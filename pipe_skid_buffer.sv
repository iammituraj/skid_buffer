==> flow/design.v <==
module pipe_skid_buffer #(   
   parameter DWIDTH    =  8                                 
) 
(
   input  logic                clk             ,            
   input  logic                rstn            ,            
   input  logic [DWIDTH-1 : 0] i_data          ,            
   input  logic                i_valid         ,            
   output logic                o_ready         ,            
   output logic [DWIDTH-1 : 0] o_data          ,             
   output logic                o_valid         ,             
   input  logic                i_ready                       
) ;
localparam PIPE  = 1'b0 ;
localparam SKID  = 1'b1 ;
logic                state_rg              ;         
logic [DWIDTH-1 : 0] data_rg, sparebuff_rg ;         
logic                valid_rg, ready_rg    ;         
logic                ready                 ;         
always @(posedge clk) begin
   if (!rstn) begin      
      state_rg           <= PIPE ;
      data_rg            <= '0   ;     
      sparebuff_rg       <= '0   ;
      valid_rg           <= 1'b0 ;      
      ready_rg           <= 1'b0 ;
   end
   else begin      
      case (state_rg)   
         PIPE : begin            
            if (ready) begin
               data_rg            <= i_data  ;  
               valid_rg           <= i_valid ;
               ready_rg           <= 1'b1    ;               
            end
            else if (i_valid) begin
               sparebuff_rg       <= i_data  ;               
               ready_rg           <= 1'b0    ;
               state_rg           <= SKID    ;
            end
         end
         SKID : begin            
            if (i_ready) begin
               data_rg  <= sparebuff_rg       ;
               valid_rg <= 1'b1               ;               
               ready_rg <= 1'b1               ;
               state_rg <= PIPE               ;               
            end
         end
      endcase
   end
end
assign ready   = i_ready || ~valid_rg ;
assign o_ready = ready_rg             ;
assign o_data  = data_rg              ;
assign o_valid = valid_rg             ;
endmodule
* From RTL to reports: pipe_skid_buffer
What the tools print for pipe_skid_buffer, step after step.
Lines are those of the file above, counted from 1.
Operators carry their Yosys type and port widths (W data, S select, Z words).
Library cell names are shortened.
The mark n/a stands for no value.
- Top :: pipe_skid_buffer
- Clock :: clk
- Cell library :: sky130hd
- Library corner :: tt_025C_1v80

* Elaborated design
Counts by Yosys on the flattened word-level netlist (proc, flatten, opt, wreduce; memories kept). Register bits leave out memories and registers merged into their read ports (data or address). Print and check cells are left out. Cells with the same type and inputs are merged into one.
- Elaborated cells :: 28
- Input port bits :: 12
- Flip-flop bits (word level) :: 19
- Multiplexer cells :: 13
- Equal/unequal tests :: 3
- Reduce/logical cells :: 4
- Bitwise gates (word level) :: 3
** Operator list (number)
- $pmux W8 S2 :: 1
- $mux W8 :: 2
- $mux W1 :: 7
- $pmux W1 S2 :: 3
- $ne A2 B2 Y1 const B :: 2
- $reduce_and A2 Y1 :: 2
- $not A1 Y1 :: 3
- $ne A3 B3 Y1 const B :: 1
- $reduce_and A3 Y1 :: 1
- $logic_or A1 B1 Y1 :: 1

* Depth
Depth = most cells in a row (Yosys ltp): at word level without a register or memory, in the mapped netlist without a sequential cell, where the memories' decode and read muxes count.
- Word-level depth :: 4
- ABC_AREA :: 0
- Depth in mapped cells :: 5

* Netlist
Source: synth_stat.txt of the flow (Yosys; design flattened, memories mapped). It holds for the ABC_AREA given above (unset counts as 0); a run with the other value may have another netlist.
The area totals of this step are shown rounded.
- Mapped area :: 760 um2
- Buffer cells :: 7
- Standard cells after synthesis :: 83
- Flip-flop cells :: 19
- Sequential part of the area :: 380 um2
** Cells by type
- dfxtp_1 :: number 19, area in all 380.365 um2
- mux2i_1 :: number 9, area in all 90.086 um2
- o21ai_0 :: number 14, area in all 70.067 um2
- a21oi_1 :: number 10, area in all 50.048 um2
- nand3_1 :: number 8, area in all 40.038 um2
- nand2_1 :: number 8, area in all 30.029 um2
- buf_2 :: number 5, area in all 25.024 um2
- buf_6 :: number 1, area in all 11.261 um2
- o21bai_2 :: number 1, area in all 11.261 um2
- nor4bb_1 :: number 1, area in all 10.01 um2
- o21ai_1 :: number 2, area in all 10.01 um2
- a21boi_0 :: number 1, area in all 7.507 um2
- nor3b_1 :: number 1, area in all 7.507 um2
- nand2b_1 :: number 1, area in all 6.256 um2
- nor2b_1 :: number 1, area in all 6.256 um2
- clkbuf_1 :: number 1, area in all 3.754 um2

* Worst setup path after synthesis
OpenSTA on the mapped netlist: ideal clock, no wires. The path of least setup slack (recovery checks aside). Input and output delay are each 20% of the period. Register names are those of the netlist, which keeps one name where synthesis merged equal registers.
- Path kind :: reg2reg
- Start point :: register valid_rg
- End point :: register sparebuff_rg[5]
- Period :: 1.54 ns
- Data required time :: 1.471 ns
- Driving pins on the path :: 6
- Path buffers :: 2
- Setup slack :: 0.422 ns
- Launch time at the first pin :: 0.000 ns
- Setup time :: 0.069 ns
- Path delay :: 1.118 ns
- Arrival :: 1.049 ns
- Synthesis period reached :: 1.118 ns
"path delay" = arrival - input delay + setup time.
"driving pins on the path": output pins that drive a net of the path, with the launching flip-flop's if there is one; two outputs of one cell count as two.
"synthesis period reached" = period - worst setup slack (recovery checks aside). The figure is calculated, with input and output delays left at 20% of the set period.
Between the ends stands the longest chain of elaborated cells between them, by number of cells; it is not shown to be the way that was timed. Of several equally long chains one is given.
A line is the first line of the expression or statement that the cell stems from. Yosys adds cells for indexed reads and writes and turns some case tables into memories.
At most two assigning lines are given for a register; there are more.
- Path through :: dfxtp_1 nor4bb_1 buf_2 buf_6 nand3_1 o21ai_1
- Cells in the longest elaborated chain :: 4
- Elaborated cells on any way between the ends :: 4
- Source lines of those cells :: 1
** RTL lines, path after synthesis
- start: declaration :: RTL line 18 : logic                valid_rg, ready_rg    ;
- start: assignment :: RTL line 25 : valid_rg           <= 1'b0 ;
- start: assignment :: RTL line 33 : valid_rg           <= i_valid ;
- $not A1 Y1 :: RTL line 53 : assign ready   = i_ready || ~valid_rg ;
- $logic_or A1 B1 Y1 :: RTL line 53
- $not A1 Y1
- $reduce_and A3 Y1
- end: assignment :: RTL line 24 : sparebuff_rg       <= '0   ;
- end: assignment :: RTL line 37 : sparebuff_rg       <= i_data  ;
- end: declaration :: RTL line 17 : logic [DWIDTH-1 : 0] data_rg, sparebuff_rg ;

* Worst path after layout
From the final timing report of stored run 1: the path of least setup slack in the routed layout; clock arrival at registers is part of the times.
- Path kind :: reg2reg
- Start point :: register state_rg
- End point :: register sparebuff_rg[6]
- Setup slack :: 0.07 ns
- Arrival :: 1.40 ns
- Period :: 1.23 ns
- Setup time :: 0.05 ns
- Path buffers :: 1
- Data required time :: 1.47 ns
- Launch time at the first pin :: 0.30 ns
- Driving pins on the path :: 5
Between the ends stands the longest chain of elaborated cells between them, by number of cells; it is not shown to be the way that was timed. Of several equally long chains one is given.
At most two assigning lines are given for a register; there are more.
- Path through :: dfxtp_4 nor4bb_4 buf_6 nand3_2 o21ai_2
- Cells in the longest elaborated chain :: 2
- Elaborated cells on any way between the ends :: 2
- Source lines of those cells :: 1
** RTL lines, path after layout
- start: declaration :: RTL line 16 : logic                state_rg              ;
- start: assignment :: RTL line 22 : state_rg           <= PIPE ;
- start: assignment :: RTL line 39 : state_rg           <= SKID    ;
- $not A1 Y1
- $reduce_and A3 Y1
- end: assignment :: RTL line 24 : sparebuff_rg       <= '0   ;
- end: assignment :: RTL line 37 : sparebuff_rg       <= i_data  ;
- end: declaration :: RTL line 17 : logic [DWIDTH-1 : 0] data_rg, sparebuff_rg ;

==> results <==
Settings and measured results of 2 stored flow runs for module pipe_skid_buffer (sky130hd), not sorted in any way. The constraints put input and output delay at 20% of the set period each and load the outputs with 0.01 pF.
"worst setup path time" means the part of the period allowed to the worst setup path (the constraints hold back 20% at inputs and 20% at outputs) less its slack; where the path has registers, the arrival times of their clocks count too.
Measured values are rounded.

** Stored run 1
- Settings :: period_ns=1.23; CORE_UTILIZATION=33; SETUP_SLACK_MARGIN=0.07; PLACE_DENSITY_LB_ADDON=0.2; CORE_ASPECT_RATIO=1.46; CELL_PAD_IN_SITES_GLOBAL_PLACEMENT=0; ABC_AREA=0; CTS_CLUSTER_SIZE=81; SLEW_MARGIN=35; MIN_ROUTING_LAYER=met2; CAP_MARGIN=20; CORE_MARGIN=2
- Synthesis area :: 760 um2
- Full die area :: 2,700 um2
- Standard-cell area after layout :: 1,100 um2
- Worst setup slack after layout :: 0.066 ns
- Total negative slack on setup checks :: 0.000 ns
- Lowest hold slack :: 0.39 ns
- Worst setup path time :: 1.16 ns
- Critical path kind :: reg2reg

** Stored run 2
- Settings :: period_ns=0.641; CORE_UTILIZATION=42; SETUP_SLACK_MARGIN=0.05; PLACE_DENSITY_LB_ADDON=0.15; CORE_ASPECT_RATIO=0.86; CELL_PAD_IN_SITES_GLOBAL_PLACEMENT=0; CELL_PAD_IN_SITES_DETAIL_PLACEMENT=2; TNS_END_PERCENT=30; GPL_TIMING_DRIVEN=1; GPL_ROUTABILITY_DRIVEN=1; CTS_CLUSTER_SIZE=79; MAX_ROUTING_LAYER=met5; CAP_MARGIN=20; CORE_MARGIN=2; SLEW_MARGIN=20
- Outcome :: incomplete, clock tree synthesis halted on DPL-0033
