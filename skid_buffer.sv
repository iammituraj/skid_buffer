==> flow/design.v <==
module skid_buffer #(   
   parameter DWIDTH    =  8                                 
) 
(
   input  logic                clk             ,            
   input  logic                rstn            ,            
   input  logic [DWIDTH-1 : 0] i_data          ,            
   input  logic                i_valid         ,            
   output logic                o_ready         ,            
   output logic [DWIDTH-1 : 0] o_data          ,             
   output logic                o_valid         ,             
   input  logic                i_ready                       
) ;
logic [DWIDTH-1 : 0] data_rg    ;         
logic                bypass_rg  ;         
always @(posedge clk) begin
   if (!rstn) begin      
      data_rg   <= '0   ;     
      bypass_rg <= 1'b1 ;
   end   
   else begin      
      if (bypass_rg) begin         
         if (!i_ready && i_valid) begin
            data_rg   <= i_data ;         
            bypass_rg <= 1'b0   ;         
         end 
      end 
      else begin         
         if (i_ready) begin
            bypass_rg <= 1'b1   ;         
         end
      end
   end
end
assign o_ready = bypass_rg                     ;         
assign o_data  = bypass_rg ? i_data  : data_rg ;         
assign o_valid = bypass_rg ? i_valid : 1'b1    ;         
endmodule
# Step by step through the tools: skid_buffer
# Tool output for the design above, in the order of the flow.
# Line numbers count from 1 in the design file above.
# Operators: Yosys type, input widths -> output width; for muxes data width and select width s.
# Cell names lack the library's common part.
# The mark -- stands for no value.
# design
top,skid_buffer
clk_port,clk
library,sky130hd
pvt_corner,tt_025C_1v80

# Word-level counts
# Counts by Yosys on the flattened word-level netlist (proc, flatten, opt, wreduce; memories kept). Register bits leave out memories and registers merged into their read ports (data or address); mux counts leave out enables and synchronous resets folded into registers. Print and check cells are left out. Cells with the same type and inputs are merged into one.
# bits
ff_bits,9
in_bits,12
out_inout_bits,10
word_cells,10
# op_classes
n_mux,5
reduce_and_logical,3
# op_table
op,n
$mux 8,1
$mux 1,4
$reduce_and 2->1,1
$logic_and 1x1->1,1
$logic_not 1->1,1

# Longest topological paths
# Yosys ltp: most cells in a row. Word level: on the elaborated netlist, between registers, memories and ports. Mapped: between sequential cells and ports; inverters and the memories' decode and read muxes count.
# depth
depth_word,4
abc_area,0
depth_mapped,4
mapped_depth_nobuf,2

# Mapped cells and area
# The flow's flattened synthesis, as Yosys stat reports it; memories are mapped. The netlist is that of the ABC_AREA named above (0 if unset); the other value can give another one.
# synth_totals
stdcells,48
area_mm2,0.0004667
seq_area_mm2,0.0001802
ff_cells,9
buffers,4
# by_type
type,n,type_area_um2
dfxtp_1,9,180.173
mux2_2,8,90.086
mux2i_1,8,80.077
nand2_1,16,60.058
buf_6,2,22.522
buf_2,2,10.01
and3b_1,1,8.758
nand3b_1,1,7.507
or2b_1,1,7.507

# Path before layout
# Path of least setup slack by OpenSTA after synthesis, without wires, with an ideal clock, recovery checks aside; 20% of the period is set as input and as output delay. Where synthesis merged equal registers, the netlist keeps one of their names.
# synth_timing
path_type,register to output
start,register bypass_rg
end,output o_data[0]
clock_period_ns,2.34
out_delay_ns,0.468
t_first_pin_ns,0.000
arrival_ns,0.873
path_slack_ns,0.999
delay_ns,0.873
stages,3
n_path_buf,1
period_less_setup_slack_ns,1.341
# "delay_ns" is the arrival time less input delay plus setup time.
# At an output port there is no setup time.
# "stages" counts driving pins, that of a launching flip-flop among them; a cell with two outputs on the path counts twice.
# "period_less_setup_slack_ns" = period - worst setup slack (recovery checks aside). The figure is calculated, with input and output delays left at 20% of the set period.
# The rows between start and end are the longest chain of elaborated cells between them; the timing report does not say that the signal goes this way. Where chains are equally long, one stands for them.
# Each line given opens the expression or statement behind the cell; cells for indexed reads and writes are added by Yosys, which also makes memories of some case tables.
# A register here has more assigning lines than the two given.
# synth_between
cell_sequence,dfxtp_1 > buf_6 > mux2_2
elab_chain_len,1
# synth_lines
element,line,source
from (decl),15,logic                bypass_rg  ;
from (assign),19,bypass_rg <= 1'b1 ;
from (assign),25,bypass_rg <= 1'b0   ;
$mux 8,36,assign o_data  = bypass_rg ? i_data  : data_rg ;
to (decl),10,"output logic [DWIDTH-1 : 0] o_data          ,"

# 2 stored runs of skid_buffer in the flow (synthesis by Yosys, layout by OpenROAD, sky130hd cells), in arbitrary order. Constraints: input delay and output delay 20% of the set period each, output load 0.01 pF.
# A setting shown as n/a is not set for that run.
item,run 1,run 2
period_ns,0.714,1.31
CORE_UTILIZATION,45,62
SETUP_SLACK_MARGIN,0.21,n/a
PLACE_DENSITY,0.87,n/a
CELL_PAD_IN_SITES_GLOBAL_PLACEMENT,2,n/a
SLEW_MARGIN,20,20
MAX_ROUTING_LAYER,met4,n/a
CAP_MARGIN,20,20
CORE_MARGIN,2,5
PLACE_DENSITY_LB_ADDON,n/a,0.11
CELL_PAD_IN_SITES_DETAIL_PLACEMENT,n/a,0
GPL_TIMING_DRIVEN,n/a,1
CTS_CLUSTER_SIZE,n/a,100
# Run 1: did not finish, placement stopped with GPL-0301
# Run 2: did not finish, floorplanning stopped with PDN-0185
